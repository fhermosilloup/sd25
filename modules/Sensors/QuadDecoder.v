==> flow/design.v <==
`timescale 1ns / 1ps
module QuadDecoder #(parameter PPR = 334)(
	input wire clk,
	input wire rst,
	input wire qa,
	input wire qb,
	output reg dir,
	output reg [$clog2(4*PPR)-1:0] pos,
	output reg [31:0] cnt
);
	localparam QUAD_S0_STATE = 2'b00;
	localparam QUAD_S1_STATE = 2'b01;
	localparam QUAD_S2_STATE = 2'b10;
	localparam QUAD_S3_STATE = 2'b11;
	reg qa_prev = 0;
	reg qa_stable = 0;
	reg qb_prev = 0;
	reg qb_stable = 0;
	always@(posedge clk)
	begin
		if(!rst)
		begin
			qa_prev <= 0;
			qa_stable <= 0;
			qb_prev <= 0;
			qb_stable <= 0;
		end
		else
		begin
			qa_prev <= qa;
			qa_stable <= qa_prev;
			qb_prev <= qb;
			qb_stable <= qb_prev;
		end
	end
	reg [1:0] state = QUAD_S0_STATE;
	always@(posedge clk)
	begin
		if(!rst)
		begin
			state <= QUAD_S0_STATE;
			cnt <= 0;
			dir <= 0;
			pos <= 0;
		end
		else
		begin
			case(state)
				QUAD_S0_STATE:
				begin
					if({qb_stable,qa_stable}==2'b01)
					begin
						state <= QUAD_S1_STATE;
						dir <= 1;  
						cnt <= cnt + 1;
						if(pos == 4*PPR - 1)
							pos <= 0;
						else
							pos <= pos + 1;
					end
					else if({qb_stable,qa_stable}==2'b10)
					begin
						state <= QUAD_S3_STATE;
						dir <= 0;  
						cnt <= cnt - 1;
						if(pos == 0)
							pos <= 4*PPR - 1;
						else
							pos <= pos - 1;
					end
					else
						state <= QUAD_S0_STATE;
				end
				QUAD_S1_STATE:
				begin
					if({qb_stable,qa_stable}==2'b11)
					begin
						state <= QUAD_S2_STATE;
						dir <= 1;  
						cnt <= cnt + 1;
						if(pos == 4*PPR - 1)
							pos <= 0;
						else
							pos <= pos + 1;
					end
					else if({qb_stable,qa_stable}==2'b00)
					begin
						state <= QUAD_S0_STATE;
						dir <= 0;  
						cnt <= cnt - 1;
						if(pos == 0)
							pos <= 4*PPR - 1;
						else
							pos <= pos - 1;
					end
					else
						state <= QUAD_S1_STATE;
				end
				QUAD_S2_STATE:
				begin
					if({qb_stable,qa_stable}==2'b10)
					begin
						state <= QUAD_S3_STATE;
						dir <= 1;  
						cnt <= cnt + 1;
						if(pos == 4*PPR - 1)
							pos <= 0;
						else
							pos <= pos + 1;
					end
					else if({qb_stable,qa_stable}==2'b11)
					begin
						state <= QUAD_S1_STATE;
						dir <= 0;  
						cnt <= cnt - 1;
						if(pos == 0)
							pos <= 4*PPR - 1;
						else
							pos <= pos - 1;
					end
					else
						state <= QUAD_S2_STATE;
				end
				QUAD_S3_STATE:
				begin
					if({qb_stable,qa_stable}==2'b00)
					begin
						state <= QUAD_S0_STATE;
						dir <= 1;  
						cnt <= cnt + 1;
						if(pos == 4*PPR - 1)
							pos <= 0;
						else
							pos <= pos + 1;
					end
					else if({qb_stable,qa_stable}==2'b11)
					begin
						state <= QUAD_S2_STATE;
						dir <= 0;  
						cnt <= cnt - 1;
						if(pos == 0)
							pos <= 4*PPR - 1;
						else
							pos <= pos - 1;
					end
					else
						state <= QUAD_S3_STATE;
				end
			endcase
		end
	end
endmodule
Tool chain data of QuadDecoder
What the tools print for QuadDecoder, step after step.
Line numbers count from 1 in the design file above.
Cell names lack the library's common part.
The mark -- stands for no value.
- design top: QuadDecoder
- clock input: clk
- cell library: sky130hd
- library corner: tt_025C_1v80

Word-level counts
Yosys after proc, flatten, opt, wreduce and memory -nomap, before mapping. Memory bits, and registers merged into a memory's read port (data or address), are not among the register bits. Print and check cells are not counted. Equal cells are merged and count once.
- noted input port bits: 4
- cells after elaboration: 61
- output and inout port bits at 44
- flip-flop bits (word level) at 50
- mux-type cells: 35
- $add $sub $neg: 4
- reduce/logical cells at 5
- equal/unequal tests: 9
- operators with widths (operator ; count):
    two-way mux 32 bit ; 7
    parallel mux 32 bit (select 4 bit) ; 1
    two-way mux 11 bit ; 9
    parallel mux 11 bit (select 4 bit) ; 1
    adder 32 x 1 -> 32 bit with constant B ; 1
    subtractor 32 x 1 -> 32 bit with constant B ; 1
    two-way mux 2 bit ; 6
    adder 11 x 1 -> 11 bit with constant B ; 1
    subtractor 11 x 1 -> 11 bit with constant B ; 1
    == test 11 bit with constant B ; 1
    logical NOT 11 bit ; 1
    two-way mux 1 bit ; 9
    == test 2 bit with constant B ; 4
    parallel mux 2 bit (select 4 bit) ; 1
    != test 3 bit with constant B ; 2
    == test 2 x 1 -> 1 bit with constant B ; 2
    logical NOT 2 bit ; 2
    nonzero test 4 bit ; 1
    parallel mux 1 bit (select 4 bit) ; 1
    AND reduction 3 bit ; 1

Logic depth
Depth = most cells in a row (Yosys ltp): at word level without a register or memory, in the mapped netlist without a sequential cell, where the memories' decode and read muxes count.
- word-level depth: 5
- ABC_AREA: 1
- noted depth in mapped cells: 14
- gate-level depth less buffers: 13

Mapped cells and area
Yosys stat after the flow's synthesis: flattened, memories mapped to cells. It holds for the ABC_AREA given above (unset counts as 0); a run with the other value may have another netlist.
- cell types (cell type ; count ; area in all (um2)):
    dfxtp_1 ; 50 ; 1000.96
    nand2_1 ; 244 ; 915.878
    nand3_1 ; 108 ; 540.518
    nor2_1 ; 135 ; 506.736
    inv_1 ; 108 ; 405.389
    a21oi_1 ; 58 ; 290.278
    o21ai_0 ; 51 ; 255.245
    xor2_1 ; 21 ; 183.926
    nand4_1 ; 20 ; 125.12
    o21ai_1 ; 22 ; 110.106
    buf_2 ; 20 ; 100.096
    ha_1 ; 8 ; 100.096
    clkbuf_1 ; 26 ; 97.594
    nand3b_1 ; 10 ; 75.072
    nor3_1 ; 14 ; 70.067
    a31oi_1 ; 10 ; 62.56
    nor2_2 ; 10 ; 62.56
    o211ai_1 ; 7 ; 52.55
Other cell types: 16; their cells: 47.
- noted flip-flop cells: 50
- buffers: 54
- mapped cells at 969
- cell area after synthesis at 5286.3 um2
- noted area of sequential cells: 1001.0 um2

Timing after synthesis
Path of least setup slack by OpenSTA after synthesis, without wires, with an ideal clock, recovery checks aside; 20% of the period is set as input and as output delay. Where synthesis merged equal registers, the netlist keeps one of their names.
- kind: register -> register
- start: register cnt[1]
- end: register cnt[28]
- noted time at the first pin: 0.000 ns
- noted path delay: 1.719 ns
- path buffers: 0
- data required time at 2.581 ns
- clock period at 2.69 ns
- noted setup slack: 0.971 ns
- arrival time at 1.610 ns
- stages on the path: 13
- setup time at 0.109 ns
- period reached after synthesis at 1.719 ns
"path delay" is the arrival time less input delay plus setup time.
"stages on the path" counts driving pins, that of a launching flip-flop among them; a cell with two outputs on the path counts twice.
"period reached after synthesis" = period - worst setup slack (recovery checks aside). The figure is calculated, with input and output delays left at 20% of the set period.
The rows between start and end are the longest chain of elaborated cells between them; the timing report does not say that the signal goes this way. Where chains are equally long, one stands for them.
Each line given opens the expression or statement behind the cell; cells for indexed reads and writes are added by Yosys, which also makes memories of some case tables.
A register here has more assigning lines than the two given.
- cell sequence: dfxtp_1 -> ha_1 -> nand2_1 -> nor2_1 -> nand2_1 -> nor2_1 -> nand3_1 -> nor2_1 -> nand3_1 -> nand3_1 -> nand3_1 -> nand2_1 -> inv_1
- noted length of the longest elaborated chain: 4
- noted elaborated cells between the ends (all ways): 10
- classes of those cells: add/sub: 2; mux: 8
- ends and longest elaborated chain, after synthesis (item ; RTL line ; RTL):
    from (decl) ; 9 ; output reg [31:0] cnt
    from (assign) ; 55 ; cnt <= cnt + 1;
    from (assign) ; 65 ; cnt <= cnt - 1;
    subtractor 32 x 1 -> 32 bit ; 140 ; cnt <= cnt - 1;
    two-way mux 32 bit ; 136 ; else if({qb_stable,qa_stable}==2'b11)
    two-way mux 32 bit ; 126 ; if({qb_stable,qa_stable}==2'b00)
    parallel mux 32 bit (select 4 bit) ; 48 ; case(state)
    to (assign) ; 55 ;
    to (assign) ; 65 ;
    to (decl) ; 9 ;

Path in the finished layout
From the final timing report of entry A: the path of least setup slack in the routed layout; clock arrival at registers is part of the times.
- kind: register -> register
- start: register qa_stable
- end: register pos[1]
- data required time at 3.43 ns
- stages on the path: 12
- noted time at the first pin: 0.35 ns
- arrival time at 2.80 ns
- clock period at 3.14 ns
- noted setup slack: 0.63 ns
- setup time at 0.06 ns
- path buffers: 0
The rows between start and end are the longest chain of elaborated cells between them; the timing report does not say that the signal goes this way. Where chains are equally long, one stands for them.
A register here has more assigning lines than the two given.
- cell sequence: dfxtp_1 -> ha_1 -> inv_2 -> nand3_1 -> nand2_2 -> nor2_4 -> inv_2 -> nor2_4 -> nand2_1 -> nand2_1 -> nand2_1 -> a21oi_1
- noted length of the longest elaborated chain: 4
- noted elaborated cells between the ends (all ways): 15
- classes of those cells: eq/ne: 5; mux: 8; reduce/logical: 2
- ends and longest elaborated chain, post-layout (item ; RTL line ; RTL):
    from (decl) ; 16 ; reg qa_stable = 0;
    from (assign) ; 24 ; qa_stable <= 0;
    from (assign) ; 31 ; qa_stable <= qa_prev;
    == test 2 bit ; 136 ; else if({qb_stable,qa_stable}==2'b11)
    two-way mux 11 bit ; 136 ;
    two-way mux 11 bit ; 126 ; if({qb_stable,qa_stable}==2'b00)
    parallel mux 11 bit (select 4 bit) ; 48 ; case(state)
    to (assign) ; 59 ; pos <= pos + 1;
    to (assign) ; 67 ; pos <= 4*PPR - 1;
    to (decl) ; 8 ; output reg [$clog2(4*PPR)-1:0] pos,

Measured results for QuadDecoder: 2 stored runs of the Yosys and OpenROAD flow on sky130hd. The settings differ; the order carries no meaning. The constraints put input and output delay at 20% of the set period each and load the outputs with 0.01 pF.
By "achieved clock period" is meant the clock period of the run minus its worst setup slack. This is arithmetic on one report: input and output delays are still those of the set period (20% each).
"time used up by the worst setup path" is the time allowed to the run's worst setup path (the clock period less input and output delay, where it has them) less its slack. Clock arrival times count: a late capture clock shortens it, a late launch clock lengthens it.

Entry A

==> flow/run.sh <==
#!/bin/bash
# the make line also repeats the synthesis and layout settings of config.mk as NAME=value (left out here)
make -C /OpenROAD-flow-scripts/flow DESIGN_CONFIG=/design/flow/config.mk WORK_HOME=/design/flow/orfs CLKGATE_MAP_FILE= finish
==> flow/config.mk <==
export PLATFORM = sky130hd
export DESIGN_NAME = QuadDecoder
export DESIGN_NICKNAME = QuadDecoder
export VERILOG_FILES = /design/flow/design.v
export SDC_FILE = /design/flow/constraint.sdc
export NUM_CORES = 4
export LEC_CHECK = 0
export ABC_AREA = 1
export CAP_MARGIN = 35
export CELL_PAD_IN_SITES_DETAIL_PLACEMENT = 0
export CORE_MARGIN = 2
export CORE_UTILIZATION = 47
export CTS_CLUSTER_SIZE = 59
export GPL_ROUTABILITY_DRIVEN = 0
export PLACE_DENSITY_LB_ADDON = 0.19
export SETUP_SLACK_MARGIN = -0.07
export SLEW_MARGIN = 20
==> flow/constraint.sdc <==
create_clock -name core_clock -period 3.14 [get_ports {clk}]
set_input_delay 0.6280 -clock core_clock [delete_from_list [all_inputs] [get_ports {clk}]]
set_output_delay 0.6280 -clock core_clock [all_outputs]
set_load 0.01 [all_outputs]

Measured in entry A:
- noted the time used up by the worst setup path: 2.51 ns
- critical path kind: register -> register
- area of the standard cells in the finished layout: 5845.6 um2
- noted the post-synthesis cell area: 5286.3 um2
- noted the post-route setup TNS: 0.000 ns
- noted the final worst hold slack: 0.421 ns
- noted the utilization: 53.7%
- die area at 12112.1 um2
- noted the worst setup slack after layout: 0.632 ns
- achieved clock period: 2.508 ns

Entry B

==> flow/run.sh <==
#!/bin/bash
# the make line also repeats the synthesis and layout settings of config.mk as NAME=value (left out here)
make -C /OpenROAD-flow-scripts/flow DESIGN_CONFIG=/design/flow/config.mk WORK_HOME=/design/flow/orfs CLKGATE_MAP_FILE= finish
==> flow/config.mk <==
export PLATFORM = sky130hd
export DESIGN_NAME = QuadDecoder
export DESIGN_NICKNAME = QuadDecoder
export VERILOG_FILES = /design/flow/design.v
export SDC_FILE = /design/flow/constraint.sdc
export NUM_CORES = 4
export LEC_CHECK = 0
export ABC_AREA = 1
export CAP_MARGIN = 20
export CELL_PAD_IN_SITES_GLOBAL_PLACEMENT = 3
export CORE_MARGIN = 2
export CORE_UTILIZATION = 57
export CTS_CLUSTER_DIAMETER = 337
export CTS_CLUSTER_SIZE = 92
export GPL_ROUTABILITY_DRIVEN = 1
export MIN_ROUTING_LAYER = met1
export PLACE_DENSITY_LB_ADDON = 0.21
export SETUP_SLACK_MARGIN = -0.08
export SLEW_MARGIN = 20
export TNS_END_PERCENT = 45
==> flow/constraint.sdc <==
create_clock -name core_clock -period 2.27 [get_ports {clk}]
set_input_delay 0.4540 -clock core_clock [delete_from_list [all_inputs] [get_ports {clk}]]
set_output_delay 0.4540 -clock core_clock [all_outputs]
set_load 0.01 [all_outputs]

Entry B: did not finish, placement stopped with FLW-0024.
