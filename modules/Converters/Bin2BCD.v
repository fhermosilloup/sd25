==> flow/design.v <==
module Bin2BCD #(parameter DATA_WIDTH=8, parameter NUM_DIGS=3)(
	input wire clk,         			 
	input wire rst,      	  			 
	input wire en,         				 
	input wire [DATA_WIDTH-1:0] din,	 
	output reg [4*NUM_DIGS-1:0] digs,    
	output reg done        				 
);
	localparam IDLE_STATE = 1'b0;
	localparam CONVERT_STATE = 1'b1;
	reg state = IDLE_STATE;
	reg [DATA_WIDTH-1:0] data_reg = 0;     
	reg [$clog2(4*NUM_DIGS)-1:0] dig_index = 0; 	 
    always @(posedge clk)
    begin
		if(!rst)
		begin
			done <= 0;
			state <= IDLE_STATE;
			data_reg <= 0;
			digs <= 0;
			dig_index <= 0;
		end
		else
		begin
			case (state)
				IDLE_STATE :
				begin
					done <= 0;
					if (en)
					begin
					  state <= CONVERT_STATE;
					  data_reg <= din;
					  dig_index <= 0;
					end
					else
					begin
					  state <= IDLE_STATE;
					end
				end
				CONVERT_STATE:
				begin
				  digs[(dig_index*4) +: 4] <= data_reg % 10;
                    data_reg <= data_reg / 10;
                    if (dig_index == NUM_DIGS-1) begin
                        done <= 1;
                        state <= IDLE_STATE;
                    end else begin
                        dig_index <= dig_index + 1;
                    end
				end
			endcase
		end
    end   
endmodule
; From RTL to reports: Bin2BCD
; Tool output for the design above, in the order of the flow.
; Line numbers count from 1 in the design file above.
; Operators carry their Yosys type and port widths (W data, S select, Z words).
; The mark n/a stands for no value.
[design]
top_module = Bin2BCD
clock_port = clk
cell_library = sky130hd
pvt_corner = tt_025C_1v80

; After elaboration
; Counts by Yosys on the flattened word-level netlist (proc, flatten, opt, wreduce; memories kept). Register bits leave out memories and registers merged into their read ports (data or address). Print and check cells are left out. Cells with the same type and inputs are merged into one.
[classes]
n_reduce_logical = 1
n_shift = 2
addsub = 2
equal = 4
n_logic = 4
muxes = 11
n_div = 2
[ops]
columns = operator, count
row1 = $div A8 B4 Y32 const B, 1
row2 = $mod A8 B4 Y32 const B, 1
row3 = $shift A4 B33 Y12, 1
row4 = $shift A4 B33 Y12 const A, 1
row5 = $neg A6 Y33, 1
row6 = $pmux W8 S2, 1
row7 = $and A12 B12 Y12, 1
row8 = $or A12 B12 Y12, 1
row9 = $not A12 Y12, 1
row10 = $mux W12, 1
row11 = $pmux W4 S2, 1
row12 = $mux W8, 1
row13 = $mux W4, 2
row14 = $ne A2 B2 Y1 const B, 2
row15 = $add A4 B1 Y4 const B, 1
row16 = $eq A4 B2 Y1 const B, 1
row17 = $pmux W1 S2, 2
row18 = $mux W1, 3
row19 = $ne A2 B1 Y1 const B, 1
row20 = $reduce_and A2 Y1, 1
row21 = $not A1 Y1, 1
[bits]
elab_cells = 31
output_inout_bits = 13
inputBits = 11
ff_bits = 26

; Longest topological paths
; Yosys ltp: most cells in a row. Word level: on the elaborated netlist, between registers, memories and ports. Mapped: between sequential cells and ports; inverters and the memories' decode and read muxes count.
[logic_depth]
ltp_word = 6
abc_area = 1
depth_mapped = 27
ltp_nobuf = 26

; Netlist
; Yosys stat after the flow's synthesis: flattened, memories mapped to cells. It holds for the ABC_AREA given above (unset counts as 0); a run with the other value may have another netlist.
; Totals and module areas in this step are rounded.
[mapped]
cell_count = 270
buffers = 4
seqArea_mm2 = 0.00052
area_mm2 = 0.00184
ff_cells = 26
[by_type]
columns = cell_type, count, area_total_um2
row1 = sky130_fd_sc_hd__dfxtp_1, 26, 520.499
row2 = sky130_fd_sc_hd__nand2_1, 60, 225.216
row3 = sky130_fd_sc_hd__nand3_1, 31, 155.149
row4 = sky130_fd_sc_hd__inv_1, 33, 123.869
row5 = sky130_fd_sc_hd__nand2_2, 17, 106.352
row6 = sky130_fd_sc_hd__ha_1, 6, 75.072
row7 = sky130_fd_sc_hd__nor2_1, 20, 75.072
row8 = sky130_fd_sc_hd__nand4_1, 10, 62.56
row9 = sky130_fd_sc_hd__a21oi_1, 12, 60.058
row10 = sky130_fd_sc_hd__nand3_2, 5, 50.048
row11 = sky130_fd_sc_hd__a21oi_2, 4, 35.034
row12 = sky130_fd_sc_hd__nand3_4, 2, 35.034
row13 = sky130_fd_sc_hd__o21ai_0, 7, 35.034
row14 = sky130_fd_sc_hd__a31oi_1, 4, 25.024
row15 = sky130_fd_sc_hd__buf_6, 2, 22.522
row16 = sky130_fd_sc_hd__nand2_4, 2, 22.522
row17 = sky130_fd_sc_hd__nor2_4, 2, 22.522
row18 = sky130_fd_sc_hd__o21a_1, 3, 22.522
; Not listed: further types 17, cells in them 24.

; Path before layout
; Path of least setup slack by OpenSTA after synthesis, without wires, with an ideal clock, recovery checks aside; 20% of the period is set as input and as output delay. Where synthesis merged equal registers, the netlist keeps one of their names.
[synth_path]
path_type = flip-flop to flip-flop
start = register data_reg[6]
end = register digs[11]
delay_ns = 2.727
t_first_pin_ns = 0.000
clock_period_ns = 3.08
arrival_time_ns = 2.605
setup_slack_ns = 0.354
setup_ns = 0.122
required_ns = 2.958
path_buffers = 1
path_stages = 25
synth_period_reached_ns = 2.726
; "delay_ns" is the arrival time less input delay plus setup time.
; "path_stages" counts driving pins, that of a launching flip-flop among them; a cell with two outputs on the path counts twice.
; "synth_period_reached_ns" is the clock period less the worst setup slack; recovery checks do not enter. This is arithmetic on one report: input and output delays are still those of the set period (20% each).
; Between the ends stands the longest chain of elaborated cells between them, by number of cells; it is not shown to be the way that was timed. Of several equally long chains one is given.
; Each line given opens the expression or statement behind the cell; cells for indexed reads and writes are added by Yosys, which also makes memories of some case tables.
; At most two assigning lines are given for a register; there are more.
; Where a signal picks the word or bit written, the line may be left out of the assigning lines.
[synth_via]
path_cell_list = sky130_fd_sc_hd__dfxtp_1 > sky130_fd_sc_hd__buf_6 > sky130_fd_sc_hd__inv_2 > sky130_fd_sc_hd__nand2_4 > sky130_fd_sc_hd__ha_1 > sky130_fd_sc_hd__inv_1 > sky130_fd_sc_hd__a21oi_2 > sky130_fd_sc_hd__nor2_2 > sky130_fd_sc_hd__nand3_1 > sky130_fd_sc_hd__nand2_1 > sky130_fd_sc_hd__nor3_2 > sky130_fd_sc_hd__nand2_2 > sky130_fd_sc_hd__nand2_1 > sky130_fd_sc_hd__nand2_2 > sky130_fd_sc_hd__inv_2 > sky130_fd_sc_hd__nand2_4 > sky130_fd_sc_hd__nand3_4 > sky130_fd_sc_hd__nand2_1 > sky130_fd_sc_hd__nand2_2 > sky130_fd_sc_hd__inv_1 > sky130_fd_sc_hd__ha_1 > sky130_fd_sc_hd__xnor2_1 > sky130_fd_sc_hd__nand2_2 > sky130_fd_sc_hd__nand2_2 > sky130_fd_sc_hd__a21oi_2
elab_chain_len = 4
cone_cells = 4
lines_between = 2
classes_between = div: 1; shift: 1; mux: 1; logic: 1
[synth_lines]
columns = item, line_no
row1 = start: declaration, 12  ; reg [DATA_WIDTH-1:0] data_reg = 0;
row2 = start: assignment, 33  ; data_reg <= din;
row3 = start: assignment, 44  ; data_reg <= data_reg / 10;
row4 = $mod A8 B4 Y32, 43  ; digs[(dig_index*4) +: 4] <= data_reg % 10;
row5 = $shift A4 B33 Y12, 43
row6 = $or A12 B12 Y12, 43
row7 = $mux W12, 26  ; case (state)
row8 = end: assignment, 21  ; digs <= 0;
row9 = end: declaration, 6  ; output reg [4*NUM_DIGS-1:0] digs,

; Path in the finished layout
; From the final timing report of run A: the path of least setup slack in the routed layout; clock arrival at registers is part of the times.
[layout_path]
path_type = flip-flop to flip-flop
start = register data_reg[6]
end = register digs[6]
t_first_pin_ns = 0.26
path_stages = 25
setup_slack_ns = -0.40
required_ns = 2.48
path_buffers = 0
clock_period_ns = 2.3
setup_ns = 0.09
arrival_time_ns = 2.88
; Between the ends stands the longest chain of elaborated cells between them, by number of cells; it is not shown to be the way that was timed. Of several equally long chains one is given.
; At most two assigning lines are given for a register; there are more.
; Where a signal picks the word or bit written, the line may be left out of the assigning lines.
[layout_via]
path_cell_list = sky130_fd_sc_hd__dfxtp_2 > sky130_fd_sc_hd__inv_4 > sky130_fd_sc_hd__nand2_4 > sky130_fd_sc_hd__ha_4 > sky130_fd_sc_hd__inv_2 > sky130_fd_sc_hd__a21oi_4 > sky130_fd_sc_hd__nor2_4 > sky130_fd_sc_hd__nand2_2 > sky130_fd_sc_hd__nand2_2 > sky130_fd_sc_hd__nand3_2 > sky130_fd_sc_hd__nand2_4 > sky130_fd_sc_hd__nand2_2 > sky130_fd_sc_hd__nand2_2 > sky130_fd_sc_hd__nand2_2 > sky130_fd_sc_hd__inv_4 > sky130_fd_sc_hd__nand2_4 > sky130_fd_sc_hd__nand4_1 > sky130_fd_sc_hd__nand2_4 > sky130_fd_sc_hd__inv_4 > sky130_fd_sc_hd__ha_4 > sky130_fd_sc_hd__inv_2 > sky130_fd_sc_hd__nand2_4 > sky130_fd_sc_hd__nand3_2 > sky130_fd_sc_hd__nand2_1 > sky130_fd_sc_hd__inv_1
elab_chain_len = 4
cone_cells = 4
lines_between = 2
classes_between = div: 1; shift: 1; mux: 1; logic: 1
[layout_lines]
columns = item, line_no
row1 = start: declaration, 12  ; reg [DATA_WIDTH-1:0] data_reg = 0;
row2 = start: assignment, 33  ; data_reg <= din;
row3 = start: assignment, 44  ; data_reg <= data_reg / 10;
row4 = $mod A8 B4 Y32, 43  ; digs[(dig_index*4) +: 4] <= data_reg % 10;
row5 = $shift A4 B33 Y12, 43
row6 = $or A12 B12 Y12, 43
row7 = $mux W12, 26  ; case (state)
row8 = end: assignment, 21  ; digs <= 0;
row9 = end: declaration, 6  ; output reg [4*NUM_DIGS-1:0] digs,

; Top module Bin2BCD; platform sky130hd; tools Yosys and OpenROAD; 2 stored runs in no particular order. Input and output delays are each 20% of the period that was set; the output load is 0.01 pF.
; "achievedPeriod_ns" is the run's clock period less its worst setup slack. It is reckoned from that one timing run; input and output delays stay at 20% of the period that was set.
; By "worst_setup_path_time_ns" is meant the share of the clock period that the worst setup path is allowed (20% is reserved at inputs, 20% at outputs), minus its slack. Clock arrival times at its registers enter into it.
; "design_power_mw" rests on the timing tool's default activity at the inputs, not on a simulated workload.
; Measured values are rounded.

[run A: settings]
period_ns = 2.3
CORE_UTILIZATION = 19
SETUP_SLACK_MARGIN = 0.06
ABC_AREA = 1
GPL_TIMING_DRIVEN = 1
CTS_CLUSTER_SIZE = 62
CAP_MARGIN = 10
SLEW_MARGIN = 10
CORE_MARGIN = 2
[run A: results]
ys_area_mm2 = 0.00184
total_die_area_mm2 = 0.0105
finalCellArea_mm2 = 0.0027
design_power_mw = 1.64
hold_ws_ns = 0.471
worst_setup_path_time_ns = 2.70
path_kind = flip-flop to flip-flop
achievedPeriod_ns = 2.696
final_setup_ws_ns = -0.396
final_setup_tns_ns = -3.64

[run B: settings]
period_ns = 5.15
CORE_UTILIZATION = 58
SETUP_SLACK_MARGIN = 0.22
PLACE_DENSITY = 0.36
HOLD_SLACK_MARGIN = 0.07
ABC_AREA = 0
GPL_TIMING_DRIVEN = 1
GPL_ROUTABILITY_DRIVEN = 0
CTS_CLUSTER_DIAMETER = 64
CAP_MARGIN = 20
CORE_MARGIN = 2
SLEW_MARGIN = 20
[run B: results]
worst_setup_path_time_ns = 4.19
path_kind = flip-flop to flip-flop
ys_area_mm2 = 0.00231
achievedPeriod_ns = 4.190
design_power_mw = 0.668
total_die_area_mm2 = 0.0045
hold_ws_ns = 0.473
finalCellArea_mm2 = 0.00255
final_setup_tns_ns = 0.000
final_setup_ws_ns = 0.960
